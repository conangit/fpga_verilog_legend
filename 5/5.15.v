==> flow/design.v <==
module adder_64bits_seperated_32bits (
    input [63:0] a, b,
    input CLK, input RST_n,
    output reg [63:0] sum,
    output c
    );
    reg [31:0] a0, b0;
    reg c0;
    reg [31:0] s0;
    wire [32:0] s1;
    assign s1 = {1'b0, a0} + {1'b0, b0} + {32'h0000_0000, c0};
    always @(posedge CLK or negedge RST_n) begin
        if (!RST_n) begin
            a0 <= 32'h0000_0000;
            b0 <= 32'h0000_0000;
        end
        else begin
            a0 <= a[63:32];
            b0 <= b[63:32];
        end
    end
    always @(posedge CLK or negedge RST_n) begin
        if (!RST_n) begin
            c0 <= 1'b0;
            s0 <= 32'h0000_0000;
        end
        else begin
            {c0, s0} = a[31:0] + b[31:0];
        end
    end
    always @(posedge CLK or negedge RST_n) begin
        if (!RST_n) begin
            c <= 1'b0;
            sum <= 64'h0000_0000_0000_0000;
        end
        else begin
            c <= s1[32];
            sum <= {s1[31:0], s0};
        end
    end
endmodule
Step by step through the tools: adder_64bits_seperated_32bits
Tool output for the design above, in the order of the flow.
Line numbers count from 1 in the design file above.
{ "setup": {"top_module": "adder_64bits_seperated_32bits", "clk_port": "CLK", "library": "sky130hd", "corner": "tt_025C_1v80"} }

After elaboration
Counts by Yosys on the flattened word-level netlist (proc, flatten, opt, wreduce; memories kept). Register bits leave out memories and registers merged into their read ports (data or address); mux counts leave out enables and synchronous resets folded into registers. Print and check cells are left out. Cells with the same type and inputs are merged into one.
{ "bits": {"output_inout_bits": 65, "regBits": 162, "wordCells": 9} }
{ "op_classes": {"n_addsub": 3} }
{ "op_table": {"columns": ["operator", "count"], "rows": [
  ["adder 32 x 32 -> 33 bit", 2],
  ["adder 33 x 1 -> 33 bit", 1]
]} }

Depth
Yosys ltp: most cells in a row. Word level: on the elaborated netlist, between registers, memories and ports. Mapped: between sequential cells and ports; inverters and the memories' decode and read muxes count.
{ "depth": {"ltp_word": 2, "ABC_AREA": 1, "mapped_depth": 12} }

After synthesis
The flow's flattened synthesis, as Yosys stat reports it; memories are mapped. The netlist is that of the ABC_AREA named above (0 if unset); the other value can give another one.
{ "types": {"columns": ["type", "count", "area_total_um2"], "rows": [
  ["sky130_fd_sc_hd__dfrtp_1", 162, 4.05E+03],
  ["sky130_fd_sc_hd__nand2_1", 462, 1.73E+03],
  ["sky130_fd_sc_hd__inv_1", 234, 878.342],
  ["sky130_fd_sc_hd__ha_1", 63, 788.256],
  ["sky130_fd_sc_hd__nor2_1", 76, 285.274],
  ["sky130_fd_sc_hd__xor2_1", 30, 262.752],
  ["sky130_fd_sc_hd__nand3_1", 50, 250.24],
  ["sky130_fd_sc_hd__a21oi_1", 42, 210.202],
  ["sky130_fd_sc_hd__nand2_2", 10, 62.56],
  ["sky130_fd_sc_hd__fa_1", 3, 60.058],
  ["sky130_fd_sc_hd__nand4_1", 8, 50.048],
  ["sky130_fd_sc_hd__nor3_1", 10, 50.048],
  ["sky130_fd_sc_hd__nand3_2", 4, 40.038],
  ["sky130_fd_sc_hd__a21o_1", 2, 15.014],
  ["sky130_fd_sc_hd__nand3b_1", 2, 15.014],
  ["sky130_fd_sc_hd__nor3b_1", 2, 15.014],
  ["sky130_fd_sc_hd__o21bai_1", 2, 15.014],
  ["sky130_fd_sc_hd__nor2_2", 2, 12.512],
  ["sky130_fd_sc_hd__o21ai_0", 2, 10.01]
]} }
{ "synth_totals": {"ffs": 162, "stdcells": 1166, "synth_area_um2": 8808.4, "seq_area_um2": 4053.9, "buffers": 0} }

Timing after synthesis
Source: OpenSTA report_checks on the synthesized netlist (no wires, ideal clock, input and output delay 20% of the period each), path of least setup slack; recovery checks are left aside. Register names are those of the netlist, which keeps one name where synthesis merged equal registers.
{ "synth_path": {"path_kind": "register to register", "start": "register a0[0]", "end": "register sum[60]", "path_delay_ns": 2.043, "arrival_ns": 1.926, "driving_pins": 13, "setup_time_ns": 0.117, "setup_slack_ns": 0.698, "period_ns": 2.74, "path_buffers": 0, "synth_period_reached_ns": 2.042} }
"path_delay_ns" = arrival - input delay + setup time.
"driving_pins" counts driving pins, that of a launching flip-flop among them; a cell with two outputs on the path counts twice.
"synth_period_reached_ns" is the clock period less the worst setup slack; recovery checks do not enter. This is arithmetic on one report: input and output delays are still those of the set period (20% each).
The rows between start and end are the longest chain of elaborated cells between them; the timing report does not say that the signal goes this way. Where chains are equally long, one stands for them.
Each line given opens the expression or statement behind the cell; cells for indexed reads and writes are added by Yosys, which also makes memories of some case tables.
{ "synth_via": {"cell_sequence": "sky130_fd_sc_hd__dfrtp_1 > sky130_fd_sc_hd__fa_1 > sky130_fd_sc_hd__fa_1 > sky130_fd_sc_hd__nand3_1 > sky130_fd_sc_hd__nand3_1 > sky130_fd_sc_hd__nand2_1 > sky130_fd_sc_hd__nand2_2 > sky130_fd_sc_hd__nand2_1 > sky130_fd_sc_hd__nand2_2 > sky130_fd_sc_hd__nand2_1 > sky130_fd_sc_hd__nand2_1 > sky130_fd_sc_hd__nand2_1 > sky130_fd_sc_hd__nand2_1", "elab_chain_cells": 2} }
{ "synth_rtl": {"columns": ["item", "line", "rtl"], "rows": [
  ["from (decl)", 7, "reg [31:0] a0, b0;"],
  ["from (assign)", 14, "a0 <= 32'h0000_0000;"],
  ["from (assign)", 18, "a0 <= a[63:32];"],
  ["adder 32 x 32 -> 33 bit", 11, "assign s1 = {1'b0, a0} + {1'b0, b0} + {32'h0000_0000, c0};"],
  ["adder 33 x 1 -> 33 bit", 11, null],
  ["to (assign)", 34, "sum <= 64'h0000_0000_0000_0000;"],
  ["to (assign)", 38, "sum <= {s1[31:0], s0};"],
  ["to (decl)", 4, "output reg [63:0] sum,"]
]} }

Worst path after layout
From the final timing report of run 1: the path of least setup slack in the routed layout; clock arrival at registers is part of the times.
{ "layout_path": {"path_kind": "register to register", "start": "register a0[0]", "end": "register sum[52]", "setup_time_ns": 0.12, "path_buffers": 0, "setup_slack_ns": 0.11, "arrival_ns": 2.67, "driving_pins": 13, "period_ns": 2.47} }
The rows between start and end are the longest chain of elaborated cells between them; the timing report does not say that the signal goes this way. Where chains are equally long, one stands for them.
{ "layout_via": {"cell_sequence": "sky130_fd_sc_hd__dfrtp_1 > sky130_fd_sc_hd__fa_1 > sky130_fd_sc_hd__fa_1 > sky130_fd_sc_hd__nand3_1 > sky130_fd_sc_hd__nand3_1 > sky130_fd_sc_hd__nand2_1 > sky130_fd_sc_hd__nand2_2 > sky130_fd_sc_hd__nand2_1 > sky130_fd_sc_hd__nand2_2 > sky130_fd_sc_hd__nand2_1 > sky130_fd_sc_hd__nand2_1 > sky130_fd_sc_hd__nand2_1 > sky130_fd_sc_hd__nand2_1", "elab_chain_cells": 2} }
{ "layout_rtl": {"columns": ["item", "line", "rtl"], "rows": [
  ["from (decl)", 7, "reg [31:0] a0, b0;"],
  ["from (assign)", 14, "a0 <= 32'h0000_0000;"],
  ["from (assign)", 18, "a0 <= a[63:32];"],
  ["adder 32 x 32 -> 33 bit", 11, "assign s1 = {1'b0, a0} + {1'b0, b0} + {32'h0000_0000, c0};"],
  ["adder 33 x 1 -> 33 bit", 11, null],
  ["to (assign)", 34, "sum <= 64'h0000_0000_0000_0000;"],
  ["to (assign)", 38, "sum <= {s1[31:0], s0};"],
  ["to (decl)", 4, "output reg [63:0] sum,"]
]} }

adder_64bits_seperated_32bits through Yosys and OpenROAD on sky130hd: 2 stored runs, unordered, with their settings and measured results. The constraints put input and output delay at 20% of the set period each and load the outputs with 0.01 pF.
"period_less_ws_ns": clock period set for the run, less the worst setup slack. It is reckoned from that one timing run; input and output delays stay at 20% of the period that was set.
By "worst_path_time_ns" is meant the share of the clock period that the worst setup path is allowed (20% is reserved at inputs, 20% at outputs), minus its slack. Clock arrival times at its registers enter into it.
By "power.total_uw" is meant OpenSTA's value without simulated activity: inputs other than the clock are taken to toggle once in ten clock periods, and the tool carries that through the logic.

Run 1
==> flow/run.sh <==
#!/bin/bash
# the make line also repeats the synthesis and layout settings of config.mk as NAME=value (left out here)
make -C /OpenROAD-flow-scripts/flow DESIGN_CONFIG=/design/flow/config.mk WORK_HOME=/design/flow/orfs CLKGATE_MAP_FILE= finish
==> flow/config.mk <==
export PLATFORM = sky130hd
export DESIGN_NAME = adder_64bits_seperated_32bits
export DESIGN_NICKNAME = adder_64bits_seperated_32bits
export VERILOG_FILES = /design/flow/design.v
export SDC_FILE = /design/flow/constraint.sdc
export NUM_CORES = 4
export LEC_CHECK = 0
export ABC_AREA = 1
export CAP_MARGIN = 20
export CELL_PAD_IN_SITES_GLOBAL_PLACEMENT = 0
export CORE_ASPECT_RATIO = 1.98
export CORE_MARGIN = 2
export CORE_UTILIZATION = 57
export GPL_ROUTABILITY_DRIVEN = 0
export GPL_TIMING_DRIVEN = 0
export HOLD_SLACK_MARGIN = 0.29
export PLACE_DENSITY_LB_ADDON = 0.19
export SETUP_SLACK_MARGIN = 0.01
export SLEW_MARGIN = 5
==> flow/constraint.sdc <==
create_clock -name core_clock -period 2.47 [get_ports {CLK}]
set_input_delay 0.4940 -clock core_clock [delete_from_list [all_inputs] [get_ports {CLK}]]
set_output_delay 0.4940 -clock core_clock [all_outputs]
set_load 0.01 [all_outputs]

==> results of run 1, as JSON <==
{
  "fin_ws_ns": 0.107,
  "final_die_area_um2": 16522.4,
  "worst_path_time_ns": 2.36,
  "worst_path_kind": "register to register",
  "finish.utilization_pct": 76.0,
  "finish.stdcell_area_um2": 11624.9,
  "power.total_uw": 7667,
  "period_less_ws_ns": 2.363,
  "post_synth_area_um2": 8808.4,
  "final_setup_tns_ns": 0.000
}

Run 2
==> flow/run.sh <==
#!/bin/bash
# the make line also repeats the synthesis and layout settings of config.mk as NAME=value (left out here)
make -C /OpenROAD-flow-scripts/flow DESIGN_CONFIG=/design/flow/config.mk WORK_HOME=/design/flow/orfs CLKGATE_MAP_FILE= finish
==> flow/config.mk <==
export PLATFORM = sky130hd
export DESIGN_NAME = adder_64bits_seperated_32bits
export DESIGN_NICKNAME = adder_64bits_seperated_32bits
export VERILOG_FILES = /design/flow/design.v
export SDC_FILE = /design/flow/constraint.sdc
export NUM_CORES = 4
export LEC_CHECK = 0
export CAP_MARGIN = 20
export CORE_MARGIN = 2
export CORE_UTILIZATION = 62
export SLEW_MARGIN = 20
==> flow/constraint.sdc <==
create_clock -name core_clock -period 2.93 [get_ports {CLK}]
set_input_delay 0.5860 -clock core_clock [delete_from_list [all_inputs] [get_ports {CLK}]]
set_output_delay 0.5860 -clock core_clock [all_outputs]
set_load 0.01 [all_outputs]

==> results of run 2, as JSON <==
{
  "final_die_area_um2": 12594.5,
  "final_setup_tns_ns": -0.039,
  "finish.stdcell_area_um2": 10521.3,
  "finish.utilization_pct": 92.1,
  "worst_path_time_ns": 2.97,
  "worst_path_kind": "register to register",
  "power.total_uw": 6688,
  "fin_ws_ns": -0.039,
  "post_synth_area_um2": 7262.0,
  "period_less_ws_ns": 2.969
}
